==> flow/design.v <==
`timescale 1ns / 1ps
module vending_machine(clk, en, rst, nickel, dime, quarter, dispense, collect, amount, inserted, next_inserted);
    input rst, en;  
    input clk;
    input nickel, dime, quarter;  
    output dispense, collect;  
    reg dispense, collect;
    output [3:0] amount;  
    output [6:0] inserted;  
    output [6:0] next_inserted;  
    reg [3:0] amount;
    reg [6:0] inserted;
    reg [6:0] next_inserted;
    always @(posedge clk or posedge rst) begin
        if (rst) begin
            inserted <= 7'd0;
        end else begin
            inserted <= next_inserted;  
        end
    end
    always @(nickel or dime or quarter or en or rst or inserted) begin
        if (rst) begin
            next_inserted = 7'd0;
        end else if (en) begin
            next_inserted = inserted;  
            case (inserted)
                7'd0: begin
                    if (nickel) next_inserted = 7'd5;
                    if (dime) next_inserted = 7'd10;
                    if (quarter) next_inserted = 7'd25;
                end
                7'd5: begin
                    if (nickel) next_inserted = 7'd10;
                    if (dime) next_inserted = 7'd15;
                    if (quarter) next_inserted = 7'd30;
                end
                7'd10: begin
                    if (nickel) next_inserted = 7'd15;
                    if (dime) next_inserted = 7'd20;
                    if (quarter) next_inserted = 7'd35;
                end
                7'd15: begin
                    if (nickel) next_inserted = 7'd20;
                    if (dime) next_inserted = 7'd25;
                    if (quarter) next_inserted = 7'd40;
                end
                7'd20: begin
                    if (nickel) next_inserted = 7'd25;
                    if (dime) next_inserted = 7'd30;
                    if (quarter) next_inserted = 7'd45;
                end
                7'd25: begin
                    if (nickel) next_inserted = 7'd30;
                    if (dime) next_inserted = 7'd35;
                    if (quarter) next_inserted = 7'd50;
                end
                default: next_inserted = inserted;  
            endcase
        end else begin
            next_inserted = inserted;  
        end
    end
    always @(inserted or rst) begin
        if (rst) begin
            collect = 1'b0;
            dispense = 1'b0;
            amount = 4'd0;
        end else begin
            case (inserted)
                7'd30: begin
                    dispense = 1'b1;  
                    collect = 1'b0;
                    amount = 4'd6;
                end
                7'd35: begin
                    dispense = 1'b1;
                    collect = 1'b1;  
                    amount = 4'd7;
                end
                7'd40: begin
                    dispense = 1'b1;
                    collect = 1'b1;
                    amount = 4'd8;
                end
                7'd50: begin
                    dispense = 1'b1;
                    collect = 1'b1;
                    amount = 4'd10;  
                end
                default: begin
                    dispense = 1'b0;
                    collect = 1'b0;
                    amount = inserted / 5;  
                end
            endcase
        end
    end
endmodule
From RTL to reports: vending_machine
What the tools print for vending_machine, step after step.
Lines are those of the file above, counted from 1.
Cell names lack the library's common part.
A cell with -- has no value.

inputs
  top module = vending_machine
  clock input = clk
  cell library = sky130hd
  timing corner = tt_025C_1v80

Word-level counts
Counts by Yosys on the flattened word-level netlist (proc, flatten, opt, wreduce; memories kept). Register bits leave out memories and registers merged into their read ports (data or address); mux counts leave out enables and synchronous resets folded into registers. Print and check cells are left out. Cells with the same type and inputs are merged into one.

storage and ports
  register bits = 7
  latch bits = 0
  bits in writable memories = 0
  ROM bits = 0
  clocked read ports x word width = 0
  memories = 0

operators by class
  add/sub/neg operators = 0
  multiply operators = 0
  div/mod/pow operators = 1
  $lt $le $gt $ge = 0
  equality and inequality tests = 9
  shifts and indexed selects = 0
  mux-type cells = 27
  bitwise gates (word level) = 0
  reduce/logical cells = 3

operator list
  kind                                                               count
  7-bit two-way mux                                                  20
  7-bit by 3-bit divider with 32-bit output (second input constant)  1
  7-bit case mux with 6-bit select                                   1
  7-bit by 5-bit == test with 1-bit output (second input constant)   3
  7-bit by 6-bit == test with 1-bit output (second input constant)   3
  4-bit case mux with 4-bit select                                   1
  7-bit by 4-bit == test with 1-bit output (second input constant)   2
  7-bit by 3-bit == test with 1-bit output (second input constant)   1
  7-bit logical NOT                                                  1
  4-bit OR reduction                                                 1
  4-bit two-way mux                                                  1
  1-bit two-way mux                                                  4
  3-bit OR reduction                                                 1

Logic depth
Depth = most cells in a row (Yosys ltp): at word level without a register or memory, in the mapped netlist without a sequential cell, where the memories' decode and read muxes count.

depth
  word-level depth = 6
  ABC_AREA = 0
  gate-level depth with buffers = 14

Mapped cells and area
The flow's flattened synthesis, as Yosys stat reports it; memories are mapped. The netlist is that of the ABC_AREA named above (0 if unset); the other value can give another one.
Totals and module areas in this step are rounded.

cells by type
  type       count
  dfrtp_1    7
  nor2_1     35
  a21oi_1    20
  nand2_1    17
  nand3_1    12
  o21ai_0    12
  inv_1      11
  nor3_1     8
  ha_1       3
  a221oi_1   4
  nor2b_1    5
  buf_2      6
  buf_4      4
  mux2i_1    3
  a2111oi_4  1
  nor2b_4    2
  a211o_1    3
  nand2b_1   4

Other cell types: 50; their cells: 84.

mapped netlist
  mapped cells = 241
  synthesis area = 1,600 µm²
  area of sequential cells = 180 µm²
  mapped flip-flops = 7
  buffers = 19

Timing after synthesis
OpenSTA on the mapped netlist: ideal clock, no wires. The path of least setup slack (recovery checks aside). Input and output delay are each 20% of the period. Register names are those of the netlist, which keeps one name where synthesis merged equal registers.

timing path post-synthesis
  kind = register to output
  start point = reg inserted[5]
  end point = out amount[0]
  period = 3,820 ps
  launch time at the first pin = 0 ps
  arrival = 3,031 ps
  setup slack = 25 ps
  delay of the path = 3,031 ps
  stages on the path = 15
  buffers on the path = 1
  synthesis period reached = 3,795 ps

"delay of the path" = arrival - input delay + setup time.
At an output port there is no setup time.
"stages on the path": output pins that drive a net of the path, with the launching flip-flop's if there is one; two outputs of one cell count as two.
"synthesis period reached" is the clock period less the worst setup slack; recovery checks do not enter. This is arithmetic on one report: input and output delays are still those of the set period (20% each).
The rows between start and end are the longest chain of elaborated cells between them; the timing report does not say that the signal goes this way. Where chains are equally long, one stands for them.
A line is the first line of the expression or statement that the cell stems from. Yosys adds cells for indexed reads and writes and turns some case tables into memories.

between the ends, post-synthesis
  cells stage by stage = dfrtp_1 buf_6 nor2_2 inv_1 ha_1 nand3b_4 o22ai_1 a221oi_1 xnor2_1 ha_1 o221ai_1 nand4_1 nor2_1 o21ai_0 a31oi_1
  cells in the longest elaborated chain = 3
  elaborated cells between the ends (all ways) = 7
  RTL lines with such cells = 3

ends and longest elaborated chain, post-synthesis
  what                                       RTL line  source
  start, declared                            9         output [6:0] inserted;
  start, assigned                            16        inserted <= 7'd0;
  start, assigned                            18        inserted <= next_inserted;
  7-bit by 3-bit divider with 32-bit output  93        amount = inserted / 5;
  4-bit case mux with 4-bit select           69        case (inserted)
  4-bit two-way mux                          64        if (rst) begin
  end, declared                              8         output [3:0] amount;

Timing after layout
Path of least setup slack in the final report of flow run 1 (OpenROAD, finished layout, wires in). Where an end is a register, its clock arrival counts in the times.
The report prints the path's times to 10 ps; the period is as set.

timing path after layout
  kind = register to output
  start point = reg inserted[5]
  end point = out amount[0]
  period = 3,960 ps
  launch time at the first pin = 230 ps
  arrival = 3,090 ps
  setup slack = 80 ps
  stages on the path = 15
  buffers on the path = 1

The rows between start and end are the longest chain of elaborated cells between them; the timing report does not say that the signal goes this way. Where chains are equally long, one stands for them.

between the ends, after layout
  cells stage by stage = dfrtp_1 nor2_2 inv_2 ha_4 nand3b_4 o22ai_1 a221oi_2 xnor2_1 ha_2 o221ai_2 nand4_1 and3_1 o21ai_1 a31oi_1 buf_2
  cells in the longest elaborated chain = 3
  elaborated cells between the ends (all ways) = 7
  RTL lines with such cells = 3

ends and longest elaborated chain, after layout
  what                                       RTL line  source
  start, declared                            9         output [6:0] inserted;
  start, assigned                            16        inserted <= 7'd0;
  start, assigned                            18        inserted <= next_inserted;
  7-bit by 3-bit divider with 32-bit output  93        amount = inserted / 5;
  4-bit case mux with 4-bit select           69        case (inserted)
  4-bit two-way mux                          64        if (rst) begin
  end, declared                              8         output [3:0] amount;

Below are 2 stored runs of the flow (Yosys, OpenROAD; platform sky130hd) on vending_machine, each with its settings and what was measured, unordered. Constraints: input delay and output delay 20% of the set period each, output load 0.01 pF.
"reached clock period" = clock period - worst setup slack. The figure is calculated, with input and output delays left at 20% of the set period.
"critical path time": the worst setup path's part of the clock period (all of it between registers, 20% less for each end at a port) less its slack. A launch clock that arrives late makes it longer, a capture clock that arrives late makes it shorter.
"power" is the tool's figure for a default switching activity; nothing was simulated.
"critical path time" is known to 10 ps.
Values from the reports are rounded here.
Among the settings, . means not set for that run.
A result given as . is not shown for that run.

item                                          flow run 1          flow run 2
period_ns                                     3.96                7.7
CAP_MARGIN                                    20                  20
CORE_MARGIN                                   2                   2
CORE_UTILIZATION                              40                  42
SLEW_MARGIN                                   20                  20
SETUP_SLACK_MARGIN                            .                   2.02
PLACE_DENSITY_LB_ADDON                        .                   0.16
CELL_PAD_IN_SITES_GLOBAL_PLACEMENT            .                   3
CTS_CLUSTER_SIZE                              .                   75
MIN_ROUTING_LAYER                             .                   met1
utilization after routing (%)                 55                  .
reached clock period (ps)                     3,882               .
netlist area reported by Yosys (µm²)          1,600               .
standard-cell area of the final layout (µm²)  2,200               .
critical path time (ps)                       3,090               .
type of the worst setup path                  register to output  .
lowest setup slack (ps)                       78                  .
power (mW)                                    0.86                .
worst hold slack after layout (ps)            790                 .
full die area (µm²)                           4,700               .

Flow run 2: unfinished; error FLW-0024 in placement
